==> flow/design.v <==
module br_generator
#(
  parameter clk_frec  = 50.0,  
  parameter baudrate = 19200
  )
  (
   input        i_clk,
   output     reg o_tick
   );
  localparam integer modulo = (clk_frec*1000000) / (baudrate * 16);
  reg [ $clog2 (modulo) - 1:0] contador;
  always @(posedge i_clk)
  begin
    if(contador < modulo)
        begin
            o_tick <= 0;
            contador <= contador + 1;
        end
    else
        begin
            o_tick <= 1;
            contador <= 0;
        end
  end      
endmodule
module uart #(
    parameter   DATA_WIDTH  =   8,
                STOP_WIDTH  =   1
) 
(
    input       clk,
    input       reset,
    input       i_tx_signal,
    input       i_rx_data,
    input [DATA_WIDTH - 1:0]    i_data_byte,
    output [DATA_WIDTH - 1:0]   o_data_byte,
    output      o_rx_done_bit,
    output      o_tx_data,
    output      o_tx_done_bit
);
    br_generator tb_br (
    .i_clk(clk),
    .o_tick(ticks)
    );
    uart_tx transmisor (
        .clk(clk),
        .i_tick(ticks),
        .reset(reset),
        .i_data_byte(i_data_byte),
        .i_tx_signal(i_tx_signal),
        .o_tx_done_bit(o_tx_done_bit),
        .o_tx_data(o_tx_data)
    );
    uart_rx receptor (
        .clk(clk),
        .reset(reset),
        .i_tick(ticks),
        .i_rx_data(i_rx_data),
        .o_rx_done_bit(o_rx_done_bit),
        .o_data_byte(o_data_byte)
    );
endmodule
module uart_rx 
#(
    parameter   DATA_WIDTH  =   8,
                STOP_WIDTH  =   1
) 
(    
    input       clk,
    input       reset,
    input       i_tick,
    input       i_rx_data,
    output                     o_rx_done_bit,
    output [DATA_WIDTH - 1:0]   o_data_byte
);
    localparam  STATE_IDLE   = 4'b0001;
    localparam  STATE_START  = 4'b0010;
    localparam  STATE_DATA   = 4'b0100;
    localparam  STATE_STOP   = 4'b1000;
    reg [DATA_WIDTH - 1:0]  data_byte = 0;
    reg [3:0]   tick_counter    = 0;
    reg [3:0]   current_state   = 0;
    reg [3:0]   next_state      = 0;
    reg [2:0]   data_index      = 0;
    reg [2:0]   stop_index      = 0;
    reg         rx_data         = 1'b1;
    reg         rx_done_bit     = 0;
    assign o_data_byte = data_byte;
    assign o_rx_done_bit = rx_done_bit;
    always @(posedge clk ) 
        rx_data <= i_rx_data;
    always @(posedge clk ) begin
        if (reset) begin 
            current_state <= STATE_IDLE;     
            tick_counter <= 0;
            data_index <= 0;
            stop_index <= 0;
        end
        else
            current_state <= next_state;
    end
    always @(posedge clk ) begin
        case (current_state)
            STATE_IDLE: 
              begin 
                data_index <= 0;
                tick_counter <= 0;
                if (rx_data == 1'b0) begin  
                    next_state <= STATE_START;                 
                    rx_done_bit <= 0;    
                end
                else
                    next_state <= STATE_IDLE;   
              end
            STATE_START:
              begin
                if (i_tick) begin
                    if (tick_counter == 7) begin
                        if (rx_data == 1'b0) begin
                            tick_counter <= 0;
                            next_state <= STATE_DATA;                        
                        end 
                        else begin
                            tick_counter <= 0;
                            next_state <= STATE_IDLE;                        
                        end
                    end
                    else 
                    begin
                        tick_counter <= tick_counter + 1;
                        next_state <= STATE_START;
                    end
                end
              end
            STATE_DATA:
            begin    
                if (i_tick) 
                begin
                    if (tick_counter == 15) 
                    begin
                        tick_counter <= 0;
                        data_byte[data_index] <= rx_data;
                        if (data_index < DATA_WIDTH - 1) 
                        begin
                            data_index <= data_index + 1;
                            next_state <= STATE_DATA;
                        end 
                        else 
                        begin
                            data_index <= 0;                 
                            next_state <= STATE_STOP;
                        end
                    end 
                    else 
                        tick_counter <= tick_counter + 1; 
                end
            end
            STATE_STOP: 
            begin                
                if (i_tick) 
                begin
                    if (tick_counter == 15) 
                    begin
                        if(rx_data == 1'b1)
                        begin    
                            if(stop_index < STOP_WIDTH) 
                            begin
                                stop_index <= stop_index + 1;
                                tick_counter <= 0;                          
                            end
                            else 
                            begin
                                rx_done_bit <= 1'b1;
                                current_state <= STATE_IDLE;
                            end
                        end
                        else 
                        begin
                            tick_counter <= 0;
                            data_index <= 0;
                            stop_index <= 0;
                            next_state <= STATE_IDLE;
                        end
                    end 
                    else 
                        tick_counter <= tick_counter + 1;                
                end
            end
        endcase
    end
endmodule
module uart_tx #(
    parameter   DATA_WIDTH  =   8,
                STOP_WIDTH  =   1
) 
(
    input [DATA_WIDTH - 1:0]    i_data_byte,
    input       clk,
    input       reset,
    input       i_tick,
    input       i_tx_signal,
    output wire  o_tx_done_bit,
    output wire     o_tx_data
);
    localparam  STATE_IDLE   = 4'b0001;
    localparam  STATE_START  = 4'b0010;
    localparam  STATE_DATA   = 4'b0100;
    localparam  STATE_STOP   = 4'b1000;
    reg [DATA_WIDTH - 1:0]  data_byte = 0;
    reg [3:0]   tick_counter    = 0;
    reg [3:0]   current_state   = 0;
    reg [3:0]   next_state      = 0;
    reg [2:0]   data_index      = 0;
    reg [2:0]   stop_index      = 0;
    reg         tx_data         = 1'b1;
    reg         tx_done_bit     = 0;
    assign o_tx_data = tx_data;
    assign o_tx_done_bit = tx_done_bit;
    always @(posedge clk ) begin
        if (reset) begin 
            tick_counter <= 0;
            data_index <= 0;
            stop_index <= 0;
        end
        else
            current_state <= next_state;
    end
    always @(posedge clk ) begin
        case (current_state)
            STATE_IDLE: begin
                tx_data <= 1'b1;
                tick_counter <= 0;
                data_index <= 0;
                next_state <= STATE_IDLE;
                if (i_tx_signal == 1'b1) begin
                    next_state <= STATE_START; 
                    data_byte <= i_data_byte;
                end                                   
            end
            STATE_START: begin
                if (i_tick) begin
                    tx_data <= 1'b0;
                    if (tick_counter == 15) begin
                        next_state <= STATE_DATA;                        
                        tx_data <= 0;
                        data_index <= 0;
                        tick_counter <= 0;
                    end 
                    else begin
                        tick_counter <= tick_counter + 1;
                    end
                end
            end
            STATE_DATA: begin
                if (i_tick) 
                begin    
                    tx_data <= data_byte[data_index];
                    if (tick_counter == 15) 
                    begin
                        tick_counter <= 0;
                        if (data_index == DATA_WIDTH - 1) 
                        begin
                            tick_counter <= 0;
                            data_index <= 0;
                            stop_index <= 0;
                            tx_data <= 1'b1;
                            next_state <= STATE_STOP;
                        end 
                        else 
                            data_index <= data_index + 1;                        
                    end 
                    else 
                        tick_counter = tick_counter + 1;    
                end
            end
            STATE_STOP: begin
                if (i_tick) 
                begin
                    if (tick_counter == 15) 
                    begin
                        if (stop_index == STOP_WIDTH) 
                        begin
                            stop_index <= 0;
                            tick_counter <= 0;
                            tx_done_bit <= 1;
                            next_state <= STATE_IDLE;                            
                        end 
                        else 
                            stop_index <= stop_index + 1;
                    end 
                    else
                        tick_counter = tick_counter + 1; 
                end 
            end
        endcase
    end
endmodule
---- Tool chain data of uart ----
The steps from the RTL of uart to its reports follow in flow order.
Line numbers count from 1 in the design file above.
Library cell names are shortened.
Not given: -
set-up
  top ..................................... uart
  clock port .............................. clk
  standard-cell library ................... sky130hd
  corner .................................. tt_025C_1v80

---- After elaboration ----
Counts by Yosys on the flattened word-level netlist (proc, flatten, opt, wreduce; memories kept). Register bits leave out memories and registers merged into their read ports (data or address). Print and check cells are left out. Cells with the same type and inputs are merged into one.
storage and ports
  register bits after elaboration ......... 19
  bits of input ports ..................... 12
  output and inout bits ................... 11
  cells after elaboration ................. 29
operators by class
  add/subtract/negate cells ............... 1
  $lt $le $gt $ge ......................... 1
  eq/ne operators ......................... 7
  muxes and demuxes ....................... 6
  bitwise logic cells ..................... 3
  reduce/logical cells .................... 5
operator list
  cell                                          number
  adder 8 x 1 -> 8 bit with constant B          1
  less-than comparator 8 bit with constant B    1
  AND reduction 7 bit                           1
  inequality test 2 bit with constant B         3
  equality test 4 x 1 -> 1 bit with constant B  1
  equality test 4 x 2 -> 1 bit with constant B  1
  equality test 4 x 3 -> 1 bit with constant B  1
  equality test 4 bit with constant B           1
  nonzero test 4 bit                            1
  two-way mux 4 bit                             1
  inverter 1 bit                                3
  AND reduction 3 bit                           1
  nonzero test 3 bit                            1
  parallel mux 1 bit (select 3 bit)             1
  two-way mux 1 bit                             3
  AND reduction 2 bit                           1
  two-way mux 2 bit                             1

---- Longest topological paths ----
Yosys ltp: most cells in a row. Word level: on the elaborated netlist, between registers, memories and ports. Mapped: between sequential cells and ports; inverters and the memories' decode and read muxes count.
depth
  depth after elaboration ................. 3
  ABC_AREA ................................ 0
  depth in mapped cells ................... 4
  mapped depth without buffers ............ 4

---- Netlist ----
The flow's flattened synthesis, as Yosys stat reports it; memories are mapped. The netlist is that of the ABC_AREA named above (0 if unset); the other value can give another one.
The area totals of this step are shown rounded.
synthesis totals
  cells in the netlist .................... 61
  cell area after synthesis ............... 640 sq um
  sequential area ......................... 330 sq um
  flip-flop cells ......................... 14
  buffer cells ............................ 10
cells by type
  cell      number  area in all (sq um)
  dfxtp_1   9       180.173
  edfxtp_1  5       150.144
  buf_4     10      75.072
  nor2_1    6       22.522
  nand2b_1  3       18.768
  nor2b_1   3       18.768
  xnor2_1   2       17.517
  inv_1     4       15.014
  and3_1    2       12.512
  ha_1      1       12.512
  nor4_2    1       12.512
  a32o_1    1       10.01
  nand3_2   1       10.01
  a32oi_1   1       8.758
  o221ai_1  1       8.758
  xor2_1    1       8.758
  a21boi_1  1       7.507
  nand2_1   2       7.507
Not listed: further types 7, cells in them 7.
The figures by module come from a second, unflattened synthesis with its own total; it is not the netlist above.
second synthesis, totals
  cell total of the unflattened synthesis .. 63
  area (unflattened synthesis) ............ 640 sq um
Each row is one instance without its submodules.
modules
  module        instances  cells  area (sq um)  sequential area (sq um)
  br_generator  1          40     380           180
  uart_tx       1          13     190           150
  uart_rx       1          10     71            0.0
  uart          1          0      0.0           0.0

---- Path before layout ----
Path of least setup slack by OpenSTA after synthesis, without wires, with an ideal clock, recovery checks aside; 20% of the period is set as input and as output delay. Where synthesis merged equal registers, the netlist keeps one of their names.
path after synthesis
  kind .................................... reg2reg
  from .................................... register tb_br.contador[0]
  to ...................................... register tb_br.contador[6]
  period .................................. 1.26 ns
  library setup time ...................... 0.070 ns
  time at the first pin ................... 0.000 ns
  arrival time ............................ 1.108 ns
  required time ........................... 1.190 ns
  setup slack ............................. 0.082 ns
  delay of the path ....................... 1.178 ns
  stages on the path ...................... 5
  path buffers ............................ 0
  synthesis period reached ................ 1.178 ns
"delay of the path" is the arrival time less input delay plus setup time.
"stages on the path": output pins that drive a net of the path, with the launching flip-flop's if there is one; two outputs of one cell count as two.
"synthesis period reached" = period - worst setup slack (recovery checks aside). The figure is calculated, with input and output delays left at 20% of the set period.
Between the ends stands the longest chain of elaborated cells between them, by number of cells; it is not shown to be the way that was timed. Of several equally long chains one is given.
A line is the first line of the expression or statement that the cell stems from. Yosys adds cells for indexed reads and writes and turns some case tables into memories.
on the way, after synthesis
  cell sequence ........................... dfxtp_1 ha_1 nand3_2 or3_1 a21oi_1
  cells in the longest elaborated chain ... 1
  elaborated cells on any way between the ends .. 2
  source lines of those cells ............. 2
  those cells by class .................... 1 x add/sub; 1 x compare
RTL lines, path after synthesis
  what                  RTL line  text
  start, declared       11        reg [ $clog2 (modulo) - 1:0] contador;
  start, assigned       17        contador <= contador + 1;
  start, assigned       22        contador <= 0;
  adder 8 x 1 -> 8 bit  17
  end, assigned         17
  end, assigned         22
  end, declared         11

---- Timing after layout ----
From the final timing report of run A: the path of least setup slack in the routed layout; clock arrival at registers is part of the times.
path after layout
  kind .................................... reg2out
  from .................................... register transmisor.tx_data
  to ...................................... output port o_tx_data
  period .................................. 1.17 ns
  external output delay ................... 0.23 ns
  time at the first pin ................... 0.27 ns
  arrival time ............................ 0.87 ns
  required time ........................... 0.94 ns
  setup slack ............................. 0.07 ns
  stages on the path ...................... 2
  path buffers ............................ 1
A register here has more assigning lines than the two given.
on the way, after layout
  cell sequence ........................... edfxtp_1 clkdlybuf4s15_1
  cells in the longest elaborated chain ... 0
  elaborated cells on any way between the ends .. 0
  source lines of those cells ............. 0
RTL lines, path after layout
  what             RTL line  text
  start, declared  215       reg         tx_data         = 1'b1;
  start, assigned  231       tx_data <= 1'b1;
  start, assigned  257       tx_data <= data_byte[data_index];
  end, declared    38        output      o_tx_data,

==> results <==
uart through Yosys and OpenROAD on sky130hd: 2 stored runs, unordered, with their settings and measured results. The constraints put input and output delay at 20% of the set period each and load the outputs with 0.01 pF.
"period reached" is the run's clock period less its worst setup slack. It is reckoned from that one timing run; input and output delays stay at 20% of the period that was set.
"time used up by the worst setup path" is the time allowed to the run's worst setup path (the clock period less input and output delay, where it has them) less its slack. Clock arrival times count: a late capture clock shortens it, a late launch clock lengthens it.
"total power of the final layout" is the tool's figure for a default switching activity; nothing was simulated.
The results are shown rounded.

---- run A ----
settings
  period_ns = 1.17
  SETUP_SLACK_MARGIN = 0.03
  CAP_MARGIN = 20
  CORE_MARGIN = 2
  CORE_UTILIZATION = 40
  SLEW_MARGIN = 20
results
  die area ................................ 1900 sq um
  chip area in the Yosys report ........... 640 sq um
  total power of the final layout ......... 0.82 mW
  sum of negative setup slack ............. 0.000 ns
  period reached .......................... 1.104 ns
  time used up by the worst setup path .... 0.87 ns
  kind of the worst setup path ............ reg2out
  standard-cell area after layout ......... 780 sq um
  post-route utilization .................. 52 %
  worst setup slack after layout .......... 0.066 ns
  final worst hold slack .................. 0.42 ns

---- run B ----
settings
  period_ns = 0.695
  CORE_UTILIZATION = 16
  SETUP_SLACK_MARGIN = -0.07
  PLACE_DENSITY = 0.64
  CELL_PAD_IN_SITES_GLOBAL_PLACEMENT = 3
  ABC_AREA = 0
  GPL_TIMING_DRIVEN = 1
  MIN_ROUTING_LAYER = met2
  CAP_MARGIN = 20
  CORE_MARGIN = 2
  SLEW_MARGIN = 20
results
  die area ................................ 4500 sq um
  chip area in the Yosys report ........... 640 sq um
  total power of the final layout ......... 1.6 mW
  sum of negative setup slack ............. -4.3 ns
  period reached .......................... 1.109 ns
  time used up by the worst setup path .... 1.11 ns
  kind of the worst setup path ............ reg2reg
  standard-cell area after layout ......... 940 sq um
  post-route utilization .................. 25 %
  worst setup slack after layout .......... -0.41 ns
  final worst hold slack .................. 0.42 ns
